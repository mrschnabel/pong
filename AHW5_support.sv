==> flow/design.v <==
module shift_reg(input LOAD, SHL, SHR, CLK, CLRN, output reg [17:0] Q, output reg DIR);
	reg [17:0] Qnext;
	reg	[2:0] counter;
	logic [17:0] ShiftInit;
	always @(posedge CLK or negedge CLRN) begin
		if(!CLRN) Q <= 18'h3FFFF;
		else Q <= Qnext;
	end
	always @(*) begin
		if(LOAD) Qnext = ShiftInit;
		else if(SHR) Qnext = {1'd0, Q[17:1]};
		else if(SHL) Qnext = {Q[16:0], 1'h0};
		else Qnext = Q;
	end
	always @(posedge CLK) begin
		counter <= counter + 3'b1;
	end
	always_comb begin
		DIR = counter[0];
		case(counter[2:1])
		2'b00: ShiftInit = {7'b0, 4'b0001, 7'b0};
		2'b01: ShiftInit = {7'b0, 4'b0010, 7'b0};
		2'b10: ShiftInit = {7'b0, 4'b0100, 7'b0};
		2'b11: ShiftInit = {7'b0, 4'b1000, 7'b0};
		endcase
	end
endmodule
module var_timer(input SET, MAX, output TC, input clk, reset);
	reg [23:0] Q, target_count;
	localparam MAX_TIMEOUT = 24'd12000000;
	localparam MIN_TIMEOUT = 24'd0539998;
	assign TC = (Q == target_count)?1'b1:1'b0;
	always @(posedge clk or posedge reset) begin
		if (reset) begin
			Q <= 24'd0;
			target_count <= MAX_TIMEOUT;
		end else begin
			if (SET) begin
				if (Q >= MIN_TIMEOUT) target_count <= Q;
				else target_count <= MIN_TIMEOUT;
			end else if (MAX) begin
				target_count <= MAX_TIMEOUT;
			end else if (Q < target_count) begin
				Q <= Q + 24'd1;
			end else begin
				Q <= 24'd0;
			end
		end
	end
endmodule
module win_det(input [7:0] SCORE1, SCORE0, output GAMEOVER, WINNER);
	wire P1WIN = (SCORE1 >= 8'h12);
	wire P0WIN = (SCORE0 >= 8'h12);
	assign GAMEOVER = P1WIN || P0WIN;
endmodule
Step by step through the tools: shift_reg
What the tools print for shift_reg, step after step. Line numbers count from 1 in the design file above. Cell names lack the library's common part. Not given: -

Design top: shift_reg. Clock input: CLK. Library: sky130hd. Timing corner: tt_025C_1v80.

Elaborated design
Counts by Yosys on the flattened word-level netlist (proc, flatten, opt, wreduce; memories kept). Register bits leave out memories and registers merged into their read ports (data or address). Print and check cells are left out. Cells with the same type and inputs are merged into one.

Under muxes and demuxes stands 4. For eq/ne operators the number is 3. The entry for reduce/logical cells reads 2. $add $sub $neg: 1.

Operators with widths (count): 18-bit case mux with 4-bit select (1); 18-bit two-way mux (3); 2-bit == test (second input constant) (2); 3-bit by 1-bit adder with 3-bit output (second input constant) (1); 3-bit nonzero test (1); 2-bit by 1-bit == test with 1-bit output (second input constant) (1); 2-bit logical NOT (1).

Under elaborated cells stands 12. Under register bits stands 21. For input port bits the number is 5. Under output and inout port bits stands 19.

Longest topological paths
Yosys ltp: most cells in a row. Word level: on the elaborated netlist, between registers, memories and ports. Mapped: between sequential cells and ports; inverters and the memories' decode and read muxes count.

Depth in word-level cells: 3. Under ABC_AREA stands 0. Depth in mapped cells: 5. The figure for depth with buffers taken out is 3.

Netlist
Source: synth_stat.txt of the flow (Yosys; design flattened, memories mapped). It holds for the ABC_AREA given above (unset counts as 0); a run with the other value may have another netlist.

The entry for cell area after synthesis reads 1094.8 um^2. For cells in the netlist the number is 92. The entry for buffers reads 6. The figure for flip-flop cells is 21.

Cell types: dfstp_2 (count 18, area in all 472.954 um^2); mux2i_1 (count 15, area in all 150.144 um^2); mux2_2 (count 9, area in all 101.347 um^2); mux2_4 (count 5, area in all 75.072 um^2); dfxtp_1 (count 3, area in all 60.058 um^2); nor2_1 (count 15, area in all 56.304 um^2); buf_12 (count 1, area in all 20.019 um^2); a32oi_1 (count 2, area in all 17.517 um^2); a21oi_1 (count 3, area in all 15.014 um^2); buf_2 (count 3, area in all 15.014 um^2); o21ai_0 (count 3, area in all 15.014 um^2); ha_1 (count 1, area in all 12.512 um^2); nor4_1 (count 2, area in all 12.512 um^2); buf_6 (count 1, area in all 11.261 um^2); inv_1 (count 3, area in all 11.261 um^2); xor2_1 (count 1, area in all 8.758 um^2); buf_4 (count 1, area in all 7.507 um^2); nand2_1 (count 2, area in all 7.507 um^2).

Not listed: further types 4, cells in them 4.

Worst setup path after synthesis
Source: OpenSTA report_checks on the synthesized netlist (no wires, ideal clock, input and output delay 20% of the period each), path of least setup slack; recovery checks are left aside. Register names are those of the netlist, which keeps one name where synthesis merged equal registers.

Path type: input port to flip-flop. From: input port SHL. To: register Q[15]. The figure for setup slack is 0.045 ns. Driving pins on the path: 5. For required time the number is 0.951 ns. Delay of the path: 0.778 ns. Clock period: 1.03 ns. Under input delay stands 0.206 ns. The entry for arrival time reads 0.905 ns. The entry for time at the first pin reads 0.206 ns. Under library setup time stands 0.079 ns. Under synthesis period reached stands 0.985 ns.

"delay of the path" = arrival - input delay + setup time. "driving pins on the path" counts driving pins, that of a launching flip-flop among them; a cell with two outputs on the path counts twice. "synthesis period reached" is the clock period less the worst setup slack; recovery checks do not enter. This is arithmetic on one report: input and output delays are still those of the set period (20% each). Between the ends stands the longest chain of elaborated cells between them, by number of cells; it is not shown to be the way that was timed. Of several equally long chains one is given. A line is the first line of the expression or statement that the cell stems from. Yosys adds cells for indexed reads and writes and turns some case tables into memories.

Cell sequence: buf_6 > buf_12 > mux2_4 > mux2i_1 > nor2_1. Under cells in the longest elaborated chain stands 3. The entry for elaborated cells between the ends (all ways) reads 4. Under RTL lines with such cells stands 3. Those cells by class: 3 x mux; 1 x reduce/logical.

RTL lines, path after synthesis: from (decl) (line 1) `module shift_reg(input LOAD, SHL, SHR, CLK, CLRN, output reg [17:0] Q, output reg DIR);`; 18-bit two-way mux (line 12) `else if(SHL) Qnext = {Q[16:0], 1'h0};`; 18-bit two-way mux (line 11) `else if(SHR) Qnext = {1'd0, Q[17:1]};`; 18-bit two-way mux (line 10) `if(LOAD) Qnext = ShiftInit;`; to (assign) (line 6) `if(!CLRN) Q <= 18'h3FFFF;`; to (assign) (line 7) `else Q <= Qnext;`; to (decl) (line 1).

Path in the finished layout
Path of least setup slack in the final report of job 2 (OpenROAD, finished layout, wires in). Where an end is a register, its clock arrival counts in the times.

Path type: flip-flop to output port. From: register Q[7]. To: output port Q[7]. The entry for time at the first pin reads 0.31 ns. The figure for setup slack is -0.19 ns. For required time the number is 0.81 ns. Clock period: 1.01 ns. The entry for arrival time reads 0.99 ns. Driving pins on the path: 2.

Cell sequence: dfstp_2 > buf_6. Under cells in the longest elaborated chain stands 0. The entry for elaborated cells between the ends (all ways) reads 0. Under RTL lines with such cells stands 0.

RTL lines, path after layout: from (decl) (line 1) `module shift_reg(input LOAD, SHL, SHR, CLK, CLRN, output reg [17:0] Q, output reg DIR);`; from (assign) (line 6) `if(!CLRN) Q <= 18'h3FFFF;`; from (assign) (line 7) `else Q <= Qnext;`; to (decl) (line 1).

==> runs of shift_reg <==
2 stored runs of shift_reg in the flow (synthesis by Yosys, layout by OpenROAD, sky130hd cells), in arbitrary order. Constraints: input delay and output delay 20% of the set period each, output load 0.01 pF. "clock period achieved" = clock period - worst setup slack. The figure is calculated, with input and output delays left at 20% of the set period. "time used up by the worst setup path" means the part of the period allowed to the worst setup path (the constraints hold back 20% at inputs and 20% at outputs) less its slack; where the path has registers, the arrival times of their clocks count too.

Files of job 1:
==> flow/run.sh <==
#!/bin/bash
# the make line also repeats the synthesis and layout settings of config.mk as NAME=value (left out here)
make -C /OpenROAD-flow-scripts/flow DESIGN_CONFIG=/design/flow/config.mk WORK_HOME=/design/flow/orfs CLKGATE_MAP_FILE= finish
==> flow/config.mk <==
export PLATFORM = sky130hd
export DESIGN_NAME = shift_reg
export DESIGN_NICKNAME = shift_reg
export VERILOG_FILES = /design/flow/design.v
export SDC_FILE = /design/flow/constraint.sdc
export NUM_CORES = 4
export LEC_CHECK = 0
export CAP_MARGIN = 20
export CELL_PAD_IN_SITES_DETAIL_PLACEMENT = 1
export CORE_MARGIN = 2
export CORE_UTILIZATION = 68
export CTS_CLUSTER_DIAMETER = 352
export CTS_CLUSTER_SIZE = 19
export GPL_ROUTABILITY_DRIVEN = 1
export SLEW_MARGIN = 20
export TNS_END_PERCENT = 30
==> flow/constraint.sdc <==
create_clock -name core_clock -period 0.816 [get_ports {CLK}]
set_input_delay 0.1632 -clock core_clock [delete_from_list [all_inputs] [get_ports {CLK}]]
set_output_delay 0.1632 -clock core_clock [all_outputs]
set_load 0.01 [all_outputs]

Outcome of job 1: not finished: placement ended with error DPL-0038.

Files of job 2:
==> flow/run.sh <==
#!/bin/bash
# the make line also repeats the synthesis and layout settings of config.mk as NAME=value (left out here)
make -C /OpenROAD-flow-scripts/flow DESIGN_CONFIG=/design/flow/config.mk WORK_HOME=/design/flow/orfs CLKGATE_MAP_FILE= finish
==> flow/config.mk <==
export PLATFORM = sky130hd
export DESIGN_NAME = shift_reg
export DESIGN_NICKNAME = shift_reg
export VERILOG_FILES = /design/flow/design.v
export SDC_FILE = /design/flow/constraint.sdc
export NUM_CORES = 4
export LEC_CHECK = 0
export CAP_MARGIN = 20
export CORE_MARGIN = 2
export CORE_UTILIZATION = 40
export SLEW_MARGIN = 20
==> flow/constraint.sdc <==
create_clock -name core_clock -period 1.01 [get_ports {CLK}]
set_input_delay 0.2020 -clock core_clock [delete_from_list [all_inputs] [get_ports {CLK}]]
set_output_delay 0.2020 -clock core_clock [all_outputs]
set_load 0.01 [all_outputs]

Results of job 2. The die outline area reads 3171.4 um^2. For the setup slack of the critical path the run shows -0.185 ns. The clock period achieved stands at 1.195 ns. The post-route setup TNS is -3.061 ns. The synthesis area reads 1094.8 um^2. The worst hold slack in the final report comes to 0.288 ns. For the time used up by the worst setup path the run shows 0.99 ns. Critical path type: flip-flop to output port. The standard-cell area after routing comes to 1696.6 um^2.
